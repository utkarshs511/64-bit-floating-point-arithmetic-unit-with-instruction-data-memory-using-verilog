==> flow/design.v <==
`timescale 1ns / 1ps
module programCounter(
	 input wire clk,
    input wire rst,       
    output reg [7:0] pc_out,
	 output reg stop
    );
	 initial begin
		  pc_out=8'h0;
		  stop=0;
	 end
	 always @(posedge clk or posedge rst) begin
        if (rst)begin
            pc_out <= 8'h0;
				stop<=0;
		  end	
		  else if (pc_out==8'hFF)
				stop<=1;
        else 
            pc_out <= pc_out + 1;
    end
endmodule
======== Tool chain data of programCounter ========
The steps from the RTL of programCounter to its reports follow in flow order.
Line numbers count from 1 in the design file above.
Operators carry their Yosys type and port widths (W data, S select, Z words).
A cell with - has no value.
set-up
  design top .............................. programCounter
  clock ................................... clk
  library ................................. sky130hd
  library corner .......................... tt_025C_1v80

======== Word-level counts ========
Counts by Yosys on the flattened word-level netlist (proc, flatten, opt, wreduce; memories kept). Register bits leave out memories and registers merged into their read ports (data or address); mux counts leave out enables and synchronous resets folded into registers. Print and check cells are left out. Cells with the same type and inputs are merged into one.
cells by class
  equal/unequal tests ..................... 1
  add/sub/neg operators ................... 1
operators by type and width
  operator               count
  $add A8 B1 Y8 const B  1
  $eq A8 B8 Y1 const B   1
storage and ports
  cells after elaboration ................. 4
  output and inout bits ................... 9
  input bits .............................. 2
  register bits ........................... 9

======== Longest topological paths ========
Depth = most cells in a row (Yosys ltp): at word level without a register or memory, in the mapped netlist without a sequential cell, where the memories' decode and read muxes count.
depth
  depth in word-level cells ............... 1
  ABC_AREA ................................ 0
  mapped depth ............................ 4
  mapped depth without buffers ............ 4

======== Synthesis result ========
Yosys stat after the flow's synthesis: flattened, memories mapped to cells. It holds for the ABC_AREA given above (unset counts as 0); a run with the other value may have another netlist.
The area totals of this step are shown rounded.
synthesis totals
  synthesis area .......................... 441.7 µm²
  buffer cells ............................ 0
  area of sequential cells ................ 225.2 µm²
  cell count .............................. 38
  flip-flop cells ......................... 9
cells by type
  cell type                  count  total area (µm²)
  sky130_fd_sc_hd__dfrtp_1   9      225.216
  sky130_fd_sc_hd__mux2_1    2      22.522
  sky130_fd_sc_hd__mux2_2    2      22.522
  sky130_fd_sc_hd__nand3_4   1      17.517
  sky130_fd_sc_hd__nor3_4    1      16.266
  sky130_fd_sc_hd__nand2_1   4      15.014
  sky130_fd_sc_hd__nor3_1    3      15.014
  sky130_fd_sc_hd__o21a_1    2      15.014
  sky130_fd_sc_hd__ha_1      1      12.512
  sky130_fd_sc_hd__nand3_1   2      10.01
  sky130_fd_sc_hd__xnor2_1   1      8.758
  sky130_fd_sc_hd__a21boi_1  1      7.507
  sky130_fd_sc_hd__inv_1     2      7.507
  sky130_fd_sc_hd__o21bai_1  1      7.507
  sky130_fd_sc_hd__o31ai_1   1      7.507
  sky130_fd_sc_hd__or2b_1    1      7.507
  sky130_fd_sc_hd__and3_1    1      6.256
  sky130_fd_sc_hd__nand4_1   1      6.256
Other cell types: 2; their cells: 2.

======== Timing after synthesis ========
Path of least setup slack by OpenSTA after synthesis, without wires, with an ideal clock, recovery checks aside; 20% of the period is set as input and as output delay. Where synthesis merged equal registers, the netlist keeps one of their names.
path after synthesis
  path type ............................... register -> register
  start ................................... reg pc_out[0]
  end ..................................... reg pc_out[1]
  stages on the path ...................... 5
  path buffers ............................ 0
  arrival time ............................ 1318 ps
  setup slack ............................. 304 ps
  delay of the path ....................... 1446 ps
  library setup time ...................... 128 ps
  clock period ............................ 1750 ps
  launch time at the first pin ............ 0 ps
  required time ........................... 1622 ps
  synthesis period reached ................ 1446 ps
"delay of the path" = arrival - input delay + setup time.
"stages on the path": output pins that drive a net of the path, with the launching flip-flop's if there is one; two outputs of one cell count as two.
"synthesis period reached" is the clock period less the worst setup slack; recovery checks do not enter. This is arithmetic on one report: input and output delays are still those of the set period (20% each).
Between the ends stands the longest chain of elaborated cells between them, by number of cells; it is not shown to be the way that was timed. Of several equally long chains one is given.
A line is the first line of the expression or statement that the cell stems from. Yosys adds cells for indexed reads and writes and turns some case tables into memories.
on the way, after synthesis
  path through ............................ sky130_fd_sc_hd__dfrtp_1 > sky130_fd_sc_hd__ha_1 > sky130_fd_sc_hd__nand2_1 > sky130_fd_sc_hd__nor3_4 > sky130_fd_sc_hd__mux2_1
  cells in the longest elaborated chain ... 1
  elaborated cells between the ends (all ways) .. 2
  source lines of those cells ............. 2
  those cells by class .................... 1 x add/sub; 1 x eq/ne
RTL lines, path after synthesis
  what                RTL line  source
  start: declaration  5         output reg [7:0] pc_out,
  start: assignment   14        pc_out <= 8'h0;
  start: assignment   20        pc_out <= pc_out + 1;
  $add A8 B1 Y8       20
  end: assignment     14
  end: assignment     20
  end: declaration    5

======== Worst path after layout ========
From the final timing report of run 2: the path of least setup slack in the routed layout; clock arrival at registers is part of the times.
The report prints the path's times to 10 ps; the period is as set.
path post-layout
  path type ............................... register -> output
  start ................................... reg pc_out[2]
  end ..................................... out pc_out[2]
  stages on the path ...................... 2
  required time ........................... 1330 ps
  launch time at the first pin ............ 250 ps
  arrival time ............................ 1250 ps
  clock period ............................ 1660 ps
  setup slack ............................. 80 ps
  path buffers ............................ 1
  output delay ............................ 330 ps
on the way, post-layout
  path through ............................ sky130_fd_sc_hd__dfrtp_1 > sky130_fd_sc_hd__clkdlybuf4s50_1
  cells in the longest elaborated chain ... 0
  elaborated cells between the ends (all ways) .. 0
  source lines of those cells ............. 0
RTL lines, path post-layout
  what                RTL line  source
  start: declaration  5         output reg [7:0] pc_out,
  start: assignment   14        pc_out <= 8'h0;
  start: assignment   20        pc_out <= pc_out + 1;
  end: declaration    5

Stored flow runs of programCounter (2 of them; Yosys, OpenROAD, sky130hd). They differ in their settings and are not a sequence. Constraints: input delay and output delay 20% of the set period each, output load 0.01 pF.
"allowed time less slack (worst setup path)" means the part of the period allowed to the worst setup path (the constraints hold back 20% at inputs and 20% at outputs) less its slack; where the path has registers, the arrival times of their clocks count too.
"allowed time less slack (worst setup path)" is given in steps of 10 ps.
Measured values are rounded.

======== run 1 ========
==> flow/run.sh <==
#!/bin/bash
# the make line also repeats the synthesis and layout settings of config.mk as NAME=value (left out here)
make -C /OpenROAD-flow-scripts/flow DESIGN_CONFIG=/design/flow/config.mk WORK_HOME=/design/flow/orfs CLKGATE_MAP_FILE= finish
==> flow/config.mk <==
export PLATFORM = sky130hd
export DESIGN_NAME = programCounter
export DESIGN_NICKNAME = programCounter
export VERILOG_FILES = /design/flow/design.v
export SDC_FILE = /design/flow/constraint.sdc
export NUM_CORES = 4
export LEC_CHECK = 0
export ABC_AREA = 1
export CAP_MARGIN = 20
export CELL_PAD_IN_SITES_DETAIL_PLACEMENT = 1
export CELL_PAD_IN_SITES_GLOBAL_PLACEMENT = 0
export CORE_ASPECT_RATIO = 0.82
export CORE_MARGIN = 2
export CORE_UTILIZATION = 58
export MIN_ROUTING_LAYER = met1
export PLACE_DENSITY = 0.54
export SLEW_MARGIN = 20
export TNS_END_PERCENT = 90
==> flow/constraint.sdc <==
create_clock -name core_clock -period 1.33 [get_ports {clk}]
set_input_delay 0.2660 -clock core_clock [delete_from_list [all_inputs] [get_ports {clk}]]
set_output_delay 0.2660 -clock core_clock [all_outputs]
set_load 0.01 [all_outputs]

-------- run 1 --------
  did not finish, floorplanning stopped with PDN-0185

======== run 2 ========
==> flow/run.sh <==
#!/bin/bash
# the make line also repeats the synthesis and layout settings of config.mk as NAME=value (left out here)
make -C /OpenROAD-flow-scripts/flow DESIGN_CONFIG=/design/flow/config.mk WORK_HOME=/design/flow/orfs CLKGATE_MAP_FILE= finish
==> flow/config.mk <==
export PLATFORM = sky130hd
export DESIGN_NAME = programCounter
export DESIGN_NICKNAME = programCounter
export VERILOG_FILES = /design/flow/design.v
export SDC_FILE = /design/flow/constraint.sdc
export NUM_CORES = 4
export LEC_CHECK = 0
export CAP_MARGIN = 20
export CELL_PAD_IN_SITES_DETAIL_PLACEMENT = 0
export CORE_MARGIN = 6
export CORE_UTILIZATION = 26
export CTS_CLUSTER_DIAMETER = 283
export MAX_ROUTING_LAYER = met4
export MIN_ROUTING_LAYER = met1
export PLACE_DENSITY_LB_ADDON = 0.08
export SLEW_MARGIN = 15
export TNS_END_PERCENT = 5
==> flow/constraint.sdc <==
create_clock -name core_clock -period 1.66 [get_ports {clk}]
set_input_delay 0.3320 -clock core_clock [delete_from_list [all_inputs] [get_ports {clk}]]
set_output_delay 0.3320 -clock core_clock [all_outputs]
set_load 0.01 [all_outputs]

-------- measured, run 2 --------
  final setup TNS ......................... 0 ps
  std-cell area (final layout) ............ 591.8 µm²
  allowed time less slack (worst setup path) .. 1250 ps
  class of the worst setup path ........... register -> output
  smallest setup slack .................... 79 ps
  synthesis area .......................... 441.7 µm²
  area of the die ......................... 2832 µm²
